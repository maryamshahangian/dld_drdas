==> flow/design.v <==
module Counter_2Digit (
    input logic clk,        
    input logic reset,      
    output logic [3:0] ones,  
    output logic [3:0] tens   
);
logic [6:0] count;  
always_ff @(posedge clk or posedge reset) begin
    if (reset)
        count <= 7'b0000000;   
    else if (count == 7'b1100011)  
        count <= 7'b0000000;   
    else
        count <= count + 1;
end
assign ones = count % 10;  
assign tens = count / 10;  
endmodule
Tool chain data of Counter_2Digit
What the tools print for Counter_2Digit, step after step. Line numbers count from 1 in the design file above. Operators carry their Yosys type and port widths (W data, S select, Z words). Cell names lack the library's common part. A cell with -- has no value.

Design top: Counter_2Digit. Clock input: clk. Standard-cell library: sky130hd. Library corner: tt_025C_1v80.

After elaboration
Counts by Yosys on the flattened word-level netlist (proc, flatten, opt, wreduce; memories kept). Register bits leave out memories and registers merged into their read ports (data or address); mux counts leave out enables and synchronous resets folded into registers. Print and check cells are left out. Cells with the same type and inputs are merged into one.

Under bits in registers stands 7. Bits in latches: 0. For memory bits (writable) the number is 0. ROM bits: 0. Word width x clocked read ports: 0. Under memories kept stands 0. The entry for input port bits reads 2. Under output and inout port bits stands 8.

For add/sub/neg operators the number is 1. Multiply operators: 0. Under divide/modulo/power cells stands 2. $lt $le $gt $ge: 0. For eq/ne operators the number is 1. For shift-type cells the number is 0. Multiplexer cells: 1. Under bitwise gates (word level) stands 0. The entry for reduce/logical cells reads 0.

Operator list (number): $div A7 B4 Y32 const B (1); $mod A7 B4 Y32 const B (1); $add A7 B1 Y7 const B (1); $eq A7 B7 Y1 const B (1); $mux W7 (1).

Longest topological paths
Yosys ltp: most cells in a row. Word level: on the elaborated netlist, between registers, memories and ports. Mapped: between sequential cells and ports; inverters and the memories' decode and read muxes count.

The entry for depth after elaboration reads 2. Under ABC_AREA stands 1. Under gate-level depth with buffers stands 19.

After synthesis
The flow's flattened synthesis, as Yosys stat reports it; memories are mapped. The netlist is that of the ABC_AREA named above (0 if unset); the other value can give another one.

Cells by type: dfrtp_1 (number 7, area in all 175.168 um^2); nand2_1 (number 29, area in all 108.854 um^2); inv_1 (number 20, area in all 75.072 um^2); nand3_2 (number 7, area in all 70.067 um^2); nand2_2 (number 11, area in all 68.816 um^2); nand3_1 (number 11, area in all 55.053 um^2); nand3_4 (number 3, area in all 52.55 um^2); ha_1 (number 4, area in all 50.048 um^2); nor2_1 (number 9, area in all 33.782 um^2); nor2_4 (number 3, area in all 33.782 um^2); nor3_4 (number 2, area in all 32.531 um^2); nand4_1 (number 4, area in all 25.024 um^2); nand2_4 (number 2, area in all 22.522 um^2); o21ai_2 (number 2, area in all 17.517 um^2); a21oi_1 (number 3, area in all 15.014 um^2); nor3_1 (number 3, area in all 15.014 um^2); nand4_2 (number 1, area in all 12.512 um^2); buf_6 (number 1, area in all 11.261 um^2).

Not listed: further types 8, cells in them 9.

The entry for mapped cells reads 131. The figure for synthesis area is 924.6 um^2. Under sequential part of the area stands 175.2 um^2. The entry for flip-flop cells reads 7.

Worst setup path after synthesis
OpenSTA on the mapped netlist: ideal clock, no wires. The path of least setup slack (recovery checks aside). Input and output delay are each 20% of the period. Register names are those of the netlist, which keeps one name where synthesis merged equal registers.

Path type: flip-flop to output port. Start point: register count[5]. End point: output ones[1]. Period: 3.61 ns. For external output delay the number is 0.722 ns. The entry for time at the first pin reads 0.000 ns. Under data arrival time stands 2.185 ns. The figure for data required time is 2.888 ns. The figure for slack is 0.703 ns. The entry for path delay reads 2.185 ns. The entry for stages reads 17. The entry for period reached after synthesis reads 2.907 ns.

"path delay" is the arrival time less input delay plus setup time. At an output port there is no setup time. "stages": output pins that drive a net of the path, with the launching flip-flop's if there is one; two outputs of one cell count as two. "period reached after synthesis" is the clock period less the worst setup slack; recovery checks do not enter. This is arithmetic on one report: input and output delays are still those of the set period (20% each). The rows between start and end are the longest chain of elaborated cells between them; the timing report does not say that the signal goes this way. Where chains are equally long, one stands for them. Each line given opens the expression or statement behind the cell; cells for indexed reads and writes are added by Yosys, which also makes memories of some case tables. A register here has more assigning lines than the two given.

Path through: dfrtp_1 buf_6 inv_1 nand2_1 ha_1 o21ai_2 nand2_2 nand3_2 nand2_2 nor3_4 nand2_2 nand2_2 nand4_1 nand2_2 nand3_4 nand2_1 nand2_1. Under cells in the longest elaborated chain stands 1. Elaborated cells on any way between the ends: 1. For source lines of those cells the number is 1. Classes of those cells: div (1).

Ends and longest elaborated chain, post-synthesis: start, declared (line 7) `logic [6:0] count;`; start, assigned (line 10) `count <= 7'b0000000;`; start, assigned (line 14) `count <= count + 1;`; $mod A7 B4 Y32 (line 16) `assign ones = count % 10;`; end, declared (line 4) `output logic [3:0] ones,`.

Timing after layout
Path of least setup slack in the final report of record 1 (OpenROAD, finished layout, wires in). Where an end is a register, its clock arrival counts in the times.

Path type: flip-flop to output port. Start point: register count[4]. End point: output ones[1]. Period: 3.75 ns. For external output delay the number is 0.75 ns. The entry for time at the first pin reads 0.25 ns. Under data arrival time stands 2.46 ns. The figure for data required time is 3.00 ns. The figure for slack is 0.54 ns. The entry for stages reads 17.

The rows between start and end are the longest chain of elaborated cells between them; the timing report does not say that the signal goes this way. Where chains are equally long, one stands for them. A register here has more assigning lines than the two given.

Path through: dfrtp_2 inv_4 nand2_4 ha_4 o21ai_4 nand2_2 nand3_2 nand2_4 nor3_4 nand2_2 nand2_2 nand4_1 nand2_2 nand3_4 nand2_1 nand2_1 clkbuf_2. Under cells in the longest elaborated chain stands 1. Elaborated cells on any way between the ends: 1. For source lines of those cells the number is 1. Classes of those cells: div (1).

Ends and longest elaborated chain, after layout: start, declared (line 7) `logic [6:0] count;`; start, assigned (line 10) `count <= 7'b0000000;`; start, assigned (line 14) `count <= count + 1;`; $mod A7 B4 Y32 (line 16) `assign ones = count % 10;`; end, declared (line 4) `output logic [3:0] ones,`.

FLOW RESULTS
============

Design Counter_2Digit on sky130hd. What follows are 2 stored runs of the flow, each under its own settings; their order means nothing. The constraints put input and output delay at 20% of the set period each and load the outputs with 0.01 pF. By "reached clock period" is meant the clock period of the run minus its worst setup slack. This is arithmetic on one report: input and output delays are still those of the set period (20% each). "time of the worst setup path" is the time allowed to the run's worst setup path (the clock period less input and output delay, where it has them) less its slack. Clock arrival times count: a late capture clock shortens it, a late launch clock lengthens it. "total design power": no workload was simulated; the value follows from the tool's default switching activity.

Files of record 1:
==> flow/run.sh <==
#!/bin/bash
# the make line also repeats the synthesis and layout settings of config.mk as NAME=value (left out here)
make -C /OpenROAD-flow-scripts/flow DESIGN_CONFIG=/design/flow/config.mk WORK_HOME=/design/flow/orfs CLKGATE_MAP_FILE= finish
==> flow/config.mk <==
export PLATFORM = sky130hd
export DESIGN_NAME = Counter_2Digit
export DESIGN_NICKNAME = Counter_2Digit
export VERILOG_FILES = /design/flow/design.v
export SDC_FILE = /design/flow/constraint.sdc
export NUM_CORES = 4
export LEC_CHECK = 0
export ABC_AREA = 1
export CAP_MARGIN = 30
export CORE_MARGIN = 2
export CORE_UTILIZATION = 48
export MAX_ROUTING_LAYER = met5
export MIN_ROUTING_LAYER = met2
export PLACE_DENSITY = 0.66
export SETUP_SLACK_MARGIN = 0.45
export SLEW_MARGIN = 5
export TNS_END_PERCENT = 80
==> flow/constraint.sdc <==
create_clock -name core_clock -period 3.75 [get_ports {clk}]
set_input_delay 0.7500 -clock core_clock [delete_from_list [all_inputs] [get_ports {clk}]]
set_output_delay 0.7500 -clock core_clock [all_outputs]
set_load 0.01 [all_outputs]

Results of record 1. The total negative slack on setup checks comes to 0.000 ns. The worst setup slack after layout stands at 0.541 ns. The Yosys chip area after synthesis reads 924.6 um^2. The reached clock period comes to 3.209 ns. The die size stands at 2,293.4 um^2. The total design power is 0.0001434 W. For the std-cell area (final layout) the run shows 1,138.6 um^2. The time of the worst setup path stands at 2.46 ns. Class of the worst setup path: flip-flop to output port. The worst-case hold slack stands at 0.506 ns.

Files of record 2:
==> flow/run.sh <==
#!/bin/bash
# the make line also repeats the synthesis and layout settings of config.mk as NAME=value (left out here)
make -C /OpenROAD-flow-scripts/flow DESIGN_CONFIG=/design/flow/config.mk WORK_HOME=/design/flow/orfs CLKGATE_MAP_FILE= finish
==> flow/config.mk <==
export PLATFORM = sky130hd
export DESIGN_NAME = Counter_2Digit
export DESIGN_NICKNAME = Counter_2Digit
export VERILOG_FILES = /design/flow/design.v
export SDC_FILE = /design/flow/constraint.sdc
export NUM_CORES = 4
export LEC_CHECK = 0
export ABC_AREA = 1
export CAP_MARGIN = 35
export CELL_PAD_IN_SITES_DETAIL_PLACEMENT = 1
export CELL_PAD_IN_SITES_GLOBAL_PLACEMENT = 0
export CORE_MARGIN = 2
export CORE_UTILIZATION = 48
export CTS_CLUSTER_DIAMETER = 131
export CTS_CLUSTER_SIZE = 21
export SETUP_SLACK_MARGIN = 0.2
export SLEW_MARGIN = 0
==> flow/constraint.sdc <==
create_clock -name core_clock -period 1.85 [get_ports {clk}]
set_input_delay 0.3700 -clock core_clock [delete_from_list [all_inputs] [get_ports {clk}]]
set_output_delay 0.3700 -clock core_clock [all_outputs]
set_load 0.01 [all_outputs]

Outcome of record 2: no results, placement failed with DPL-0033.
